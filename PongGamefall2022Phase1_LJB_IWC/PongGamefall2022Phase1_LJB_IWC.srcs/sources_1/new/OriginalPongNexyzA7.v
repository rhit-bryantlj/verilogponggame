==> flow/design.v <==
`timescale 1ns / 1ps
module video_timer(input clk25, reset,
						 output hsyncOut,
						 output vsyncOut,
						 output [9:0] xposOut,
						 output [9:0] yposOut);
reg [9:0] xpos;
reg [9:0] ypos;
wire endline = (xpos == 799);
always @(posedge clk25 or posedge reset) begin
	if (endline || reset)
	  xpos <= 0;
	else
	  xpos <= xpos + 1;
end
always @(posedge clk25 or posedge reset) begin
    if (reset) ypos <= 0;
    else
        if (endline) begin
            if (ypos == 520)
                ypos <= 0;
            else
                ypos <= ypos + 1;	
        end
end
reg hsync, vsync;
always @(posedge clk25 or posedge reset) begin
    if(reset == 1)begin
        hsync <= 0;
        vsync <= 0;
        end
    else begin
	hsync <= ~(xpos > 664 && xpos <= 759);   
	vsync <= ~(ypos == 490 || ypos == 491);    
	end
end
assign hsyncOut = hsync;
assign vsyncOut = vsync;
assign xposOut = xpos;
assign yposOut = ypos;
endmodule
module game(input clk25, reset,
				input [9:0] xpos,
				input [9:0] ypos,
				input rota,
				input rotb,
				output [3:0] red,
				output [3:0] green,
				output [3:0] blue);
reg [8:0] paddlePosition;
reg [2:0] quadAr, quadBr;
always @(posedge clk25 or posedge reset)begin
    if(reset) quadAr <= 3'b0;
    else quadAr <= {quadAr[1:0], rota};
end
always @(posedge clk25 or posedge reset)begin
    if(reset) quadBr <= 0;
    else quadBr <= {quadBr[1:0], rotb};
end
always @(posedge clk25 or posedge reset)
if(reset)begin
    paddlePosition <= 254;
end
else
if(quadAr[2] ^ quadAr[1] ^ quadBr[2] ^ quadBr[1])
begin
	if(quadAr[2] ^ quadBr[1]) begin
		if(paddlePosition < 508)         
			paddlePosition <= paddlePosition + 4;
	end
	else begin
		if(paddlePosition > 3)         
			paddlePosition <= paddlePosition - 4;
	end
end
reg [9:0] ballX;
reg [8:0] ballY;
reg ballXdir, ballYdir;
reg bounceX, bounceY;
wire endOfFrame = (xpos == 0 && ypos == 480);
always @(posedge clk25 or posedge reset) begin
    if(reset) begin
        ballX <= 480;
        ballY <= 300;
        end
    else
	if (endOfFrame) begin  
		if (ballX == 0 && ballY == 0) begin  
			ballX <= 480;
			ballY <= 300;
		end
		else begin
			if (ballXdir ^ bounceX) 
				ballX <= ballX + 2;
			else 
				ballX <= ballX - 2;	
			if (ballYdir ^ bounceY) 
				ballY <= ballY + 2;
			else
				ballY <= ballY - 2;	
		end
	end	
end		
reg [5:0] missTimer;	
wire visible = (xpos < 640 && ypos < 480);
wire top = (visible && ypos <= 3);
wire bottom = (visible && ypos >= 476);
wire left = (visible && xpos <= 3);
wire right = (visible && xpos >= 636);
wire border = (visible && (left || right || top));
wire paddle = (xpos >= paddlePosition+4 && xpos <= paddlePosition+124 && ypos >= 440 && ypos <= 447);
wire ball = (xpos >= ballX && xpos <= ballX+7 && ypos >= ballY && ypos <= ballY+7);
wire background = (visible && !(border || paddle || ball));
wire checkerboard = (xpos[5] ^ ypos[5]);
wire missed = visible && missTimer != 0;
assign red   = { missed || border || paddle, 3'b000 };
assign green = { !missed && (border || paddle || ball), 3'b000 };
assign blue  = { !missed && (border || ball), background && checkerboard, background && !checkerboard, background && !checkerboard  }; 
always @(posedge clk25 or posedge reset) begin
    if (reset) begin
        ballXdir <= 1;
		ballYdir <= 1;
		bounceX <= 0;
		bounceY <= 0;
		missTimer <= 0;
        end
    else
	if (!endOfFrame) begin
		if (ball && (left || right))
			bounceX <= 1;
		if (ball && (top || bottom || (paddle && ballYdir)))
			bounceY <= 1;
		if (ball && bottom)
			missTimer <= 63;
	end
	else begin
		if (ballX == 0 && ballY == 0) begin  
			ballXdir <= 1;
			ballYdir <= 1;
			bounceX <= 0;
			bounceY <= 0;
		end 
		else begin
			if (bounceX)
				ballXdir <= ~ballXdir;
			if (bounceY)
				ballYdir <= ~ballYdir;			
			bounceX <= 0;
			bounceY <= 0;
			if (missTimer != 0)
				missTimer <= missTimer - 1;
		end
	end
end
endmodule
module pong(
    input clk100Mhz,
    input reset,
    input rota,
    input rotb,
    output clockLocked,
    output [3:0] red,
    output [3:0] green,
    output [3:0] blue,
    output hsync,
    output vsync
    );
wire clk50;
clk50Mhz SystemClockUnit(.clk_in100Mhz(clk100Mhz),.clk_out50Mhz(clk50),.locked(clockLocked));
reg clk25_int;
always @(posedge clk50) begin
	clk25_int <= ~clk25_int;
end
wire clk25;
BUFG bufg_inst(clk25, clk25_int);
wire [9:0] xpos;
wire [9:0] ypos;
video_timer video_timer_inst(clk25,reset, hsync, vsync, xpos, ypos);
game game_inst(clk25, reset, xpos, ypos, rota, rotb, red, green, blue);
endmodule
---- From RTL to reports: game ----
What the tools print for game, step after step.
Line numbers count from 1 in the design file above.
Operators carry their Yosys type and port widths (W data, S select, Z words).
Library cell names are shortened.
A cell with -- has no value.
inputs
  top ..................................... game
  clock port .............................. clk25
  standard-cell library ................... sky130hd
  library corner .......................... tt_025C_1v80

---- Word level ----
Counts by Yosys on the flattened word-level netlist (proc, flatten, opt, wreduce; memories kept). Register bits leave out memories and registers merged into their read ports (data or address). Print and check cells are left out. Cells with the same type and inputs are merged into one.
operators by class
  divide/modulo/power cells ............... 0
  bitwise operators ....................... 9
  shift operators ......................... 0
  equality and inequality tests ........... 4
  multiply operators ...................... 0
  muxes and demuxes ....................... 19
  add/sub/neg operators ................... 10
  order comparisons ....................... 16
  reductions and logical operators ........ 50
operators with widths
  operator                 number
  $mux W9                  5
  $logic_and A1 B1 Y1      24
  $mux W6                  4
  $ge A10 B10 Y1           2
  $le A10 B10 Y1           2
  $le A10 B2 Y1 const B    2
  $ge A10 B9 Y1 const B    2
  $logic_not A10 Y1        2
  $add A9 B3 Y10 const B   2
  $mux W10                 2
  $reduce_bool A2 Y1       6
  $le A10 B11 Y1           1
  $add A10 B3 Y11 const B  1
  $ge A10 B10 Y1 const B   1
  $lt A10 B10 Y1 const B   1
  $add A10 B2 Y10 const B  1
  $sub A10 B2 Y10 const B  1
  $ge A10 B9 Y1            1
  $le A10 B9 Y1 const B    1
  $lt A10 B9 Y1 const B    1
  $eq A10 B9 Y1 const B    1
  $add A9 B7 Y10 const B   1
  $logic_or A1 B1 Y1       9
  $add A9 B2 Y9 const B    1
  $sub A9 B2 Y9 const B    1
  $gt A9 B2 Y1 const B     1
  $sub A9 B3 Y9 const B    1
  $lt A9 B9 Y1 const B     1
Not listed: further kinds 11, cells in them 30.
bit counts
  word width x clocked read ports ......... 0
  latch bits .............................. 0
  bits in writable memories ............... 0
  memory cells ............................ 0
  output and inout bits ................... 12
  bits in registers ....................... 44
  memory bits (read-only) ................. 0

---- Depth ----
Longest topological path by Yosys (ltp), each cell counted once; first at word level (registers and memories cut), then after technology mapping (sequential cells cut; the memories' decode and read muxes count).
logic depth
  depth after elaboration ................. 11
  ABC_AREA ................................ 0
  gate-level depth with buffers ........... 14
  mapped depth without buffers ............ 13

---- After synthesis ----
Source: synth_stat.txt of the flow (Yosys; design flattened, memories mapped). It holds for the ABC_AREA given above (unset counts as 0); a run with the other value may have another netlist.
The area totals of this step are shown rounded.
synthesis totals
  mapped flip-flops ....................... 40
  cell count .............................. 477
  sequential area ......................... 1020 um2
  mapped area ............................. 4160 um2
  buffers ................................. 17
cell types
  cell     number
  ha_1     71
  dfrtp_1  24
  dfstp_2  16
  xnor2_1  29
  o21ai_0  31
  xor2_1   16
  nor2_1   35
  nand2_1  31
  a21oi_1  21
  inv_1    28
  nand3_1  21
  nor3_1   18
  buf_4    8
  or3_1    8
  o31ai_1  6
  nor4_1   7
  fa_1     2
  a22oi_1  5
Not listed: further types 46, cells in them 100.

---- Path before layout ----
Path of least setup slack by OpenSTA after synthesis, without wires, with an ideal clock, recovery checks aside; 20% of the period is set as input and as output delay. Where synthesis merged equal registers, the netlist keeps one of their names.
timing post-synthesis
  path kind ............................... register to output
  from .................................... register ballY[2]
  to ...................................... output port blue[1]
  arrival ................................. 3.064 ns
  stages on the path ...................... 15
  external output delay ................... 0.712 ns
  slack ................................... -0.216 ns
  delay of the path ....................... 3.064 ns
  clock period ............................ 3.56 ns
  path buffers ............................ 1
  required time ........................... 2.848 ns
  synthesis period reached ................ 3.776 ns
"delay of the path" is the arrival time less input delay plus setup time.
At an output port there is no setup time.
"stages on the path" counts driving pins, that of a launching flip-flop among them; a cell with two outputs on the path counts twice.
"synthesis period reached" is the clock period less the worst setup slack; recovery checks do not enter. This is arithmetic on one report: input and output delays are still those of the set period (20% each).
Between the ends stands the longest chain of elaborated cells between them, by number of cells; it is not shown to be the way that was timed. Of several equally long chains one is given.
A line is the first line of the expression or statement that the cell stems from. Yosys adds cells for indexed reads and writes and turns some case tables into memories.
At most two assigning lines are given for a register; there are more.
on the way, post-synthesis
  path through ............................ dfstp_2 inv_1 ha_1 nor3_1 nand3_1 xnor2_1 ha_1 a211oi_1 nor2_1 a2111oi_0 o22ai_1 or3_1 nand3_1 nor2_1 buf_4
  cells in the longest elaborated chain ... 7
RTL lines, path post-synthesis
  item                 line  source
  start, declared      77    reg [8:0] ballY;
  start, assigned      98    ballY <= ballY + 2;
  start, assigned      100   ballY <= ballY - 2;
  $add A9 B3 Y10       112   wire ball = (xpos >= ballX && xpos <= ballX+7 && ypos >= ballY && ypos <= ballY+7);
  $le A10 B10 Y1       112
  $logic_and A1 B1 Y1  112
  $logic_or A1 B1 Y1   113   wire background = (visible && !(border || paddle || ball));
  $logic_not A1 Y1     113
  $logic_and A1 B1 Y1  113
  $logic_and A1 B1 Y1  118   assign blue  = { !missed && (border || ball), background && checkerboard, background && !checkerboard, backgro ...
  end, declared        49    output [3:0] blue);
Nets of the timed path that keep an RTL name, with a line that drives or declares them; the list need not be complete.
nets with RTL names, path post-synthesis
  signal   line
  blue[0]  118

---- Path in the finished layout ----
Path of least setup slack in the final report of flow run 1 (OpenROAD, finished layout, wires in). Where an end is a register, its clock arrival counts in the times.
timing after layout
  path kind ............................... input to output
  from .................................... input port ypos[5]
  to ...................................... output port green[3]
  slack ................................... 0.73 ns
  path buffers ............................ 2
  stages on the path ...................... 9
  external output delay ................... 1.37 ns
  arrival ................................. 4.74 ns
  required time ........................... 5.47 ns
  clock period ............................ 6.84 ns
Between the ends stands the longest chain of elaborated cells between them, by number of cells; it is not shown to be the way that was timed. Of several equally long chains one is given.
on the way, after layout
  path through ............................ clkdlybuf4s50_1 ha_1 a21oi_1 o21ai_1 a2111oi_0 o22ai_1 or3_1 a31oi_1 clkdlybuf4s50_1
  cells in the longest elaborated chain ... 9
RTL lines, path after layout
  item                   line  source
  start, declared        44    input [9:0] ypos,
  $lt A10 B9 Y1          105   wire visible = (xpos < 640 && ypos < 480);
  $logic_and A1 B1 Y1    105
  $logic_and A1 B1 Y1    108   wire left = (visible && xpos <= 3);
  $logic_or A1 B1 Y1 x2  110   wire border = (visible && (left || right || top));
  $logic_and A1 B1 Y1    110
  $logic_or A1 B1 Y1 x2  117   assign green = { !missed && (border || paddle || ball), 3'b000 };
  $logic_and A1 B1 Y1    117
  end, declared          48    output [3:0] green,

Hand-over note for game

Flow measurements of game on sky130hd: 2 stored runs with different settings, listed in no order. Input and output delays are each 20% of the period that was set; the output load is 0.01 pF.
"achieved clock period" = clock period - worst setup slack. The figure is calculated, with input and output delays left at 20% of the set period.
By "time of the worst setup path" is meant the share of the clock period that the worst setup path is allowed (20% is reserved at inputs, 20% at outputs), minus its slack. Clock arrival times at its registers enter into it.
By "power consumption" is meant OpenSTA's value without simulated activity: inputs other than the clock are taken to toggle once in ten clock periods, and the tool carries that through the logic.
Results are given in rounded form.

======== flow run 1 ========
==> flow/run.sh <==
#!/bin/bash
# the make line also repeats the synthesis and layout settings of config.mk as NAME=value (left out here)
make -C /OpenROAD-flow-scripts/flow DESIGN_CONFIG=/design/flow/config.mk WORK_HOME=/design/flow/orfs CLKGATE_MAP_FILE= finish
==> flow/config.mk <==
export PLATFORM = sky130hd
export DESIGN_NAME = game
export DESIGN_NICKNAME = game
export VERILOG_FILES = /design/flow/design.v
export SDC_FILE = /design/flow/constraint.sdc
export NUM_CORES = 4
export LEC_CHECK = 0
export CAP_MARGIN = 0
export CELL_PAD_IN_SITES_DETAIL_PLACEMENT = 0
export CELL_PAD_IN_SITES_GLOBAL_PLACEMENT = 2
export CORE_ASPECT_RATIO = 0.59
export CORE_MARGIN = 2
export CORE_UTILIZATION = 28
export CTS_CLUSTER_SIZE = 51
export MAX_ROUTING_LAYER = met5
export MIN_ROUTING_LAYER = met1
export PLACE_DENSITY = 0.52
export SLEW_MARGIN = 20
export TNS_END_PERCENT = 75
==> flow/constraint.sdc <==
create_clock -name core_clock -period 6.84 [get_ports {clk25}]
set_input_delay 1.3680 -clock core_clock [delete_from_list [all_inputs] [get_ports {clk25}]]
set_output_delay 1.3680 -clock core_clock [all_outputs]
set_load 0.01 [all_outputs]

-------- measured, flow run 1 --------
  worst hold slack in the final report .... 0.351 ns
  synthesis area .......................... 4160 um2
  time of the worst setup path ............ 3.37 ns
  worst setup path type ................... input to output
  die outline area ........................ 15900 um2
  achieved clock period ................... 6.109 ns
  power consumption ....................... 0.986 mW
  post-layout utilization ................. 33.1 %
  standard-cell area after layout ......... 4840 um2
  sum of negative setup slack ............. 0.000 ns
  worst setup slack after layout .......... 0.731 ns

======== flow run 2 ========
==> flow/run.sh <==
#!/bin/bash
# the make line also repeats the synthesis and layout settings of config.mk as NAME=value (left out here)
make -C /OpenROAD-flow-scripts/flow DESIGN_CONFIG=/design/flow/config.mk WORK_HOME=/design/flow/orfs CLKGATE_MAP_FILE= finish
==> flow/config.mk <==
export PLATFORM = sky130hd
export DESIGN_NAME = game
export DESIGN_NICKNAME = game
export VERILOG_FILES = /design/flow/design.v
export SDC_FILE = /design/flow/constraint.sdc
export NUM_CORES = 4
export LEC_CHECK = 0
export CAP_MARGIN = 20
export CELL_PAD_IN_SITES_DETAIL_PLACEMENT = 2
export CORE_ASPECT_RATIO = 1.87
export CORE_MARGIN = 2
export CORE_UTILIZATION = 40
export CTS_CLUSTER_DIAMETER = 166
export CTS_CLUSTER_SIZE = 87
export GPL_TIMING_DRIVEN = 1
export PLACE_DENSITY_LB_ADDON = 0.02
export SLEW_MARGIN = 20
==> flow/constraint.sdc <==
create_clock -name core_clock -period 5.81 [get_ports {clk25}]
set_input_delay 1.1620 -clock core_clock [delete_from_list [all_inputs] [get_ports {clk25}]]
set_output_delay 1.1620 -clock core_clock [all_outputs]
set_load 0.01 [all_outputs]

-------- measured, flow run 2 --------
  time of the worst setup path ............ 4.38 ns
  worst setup path type ................... register to output
  standard-cell area after layout ......... 4740 um2
  worst hold slack in the final report .... 0.347 ns
  worst setup slack after layout .......... 0.264 ns
  power consumption ....................... 1.12 mW
  sum of negative setup slack ............. 0.000 ns
  achieved clock period ................... 5.546 ns
  post-layout utilization ................. 46.1 %
  synthesis area .......................... 4160 um2
  die outline area ........................ 11300 um2

End of note.
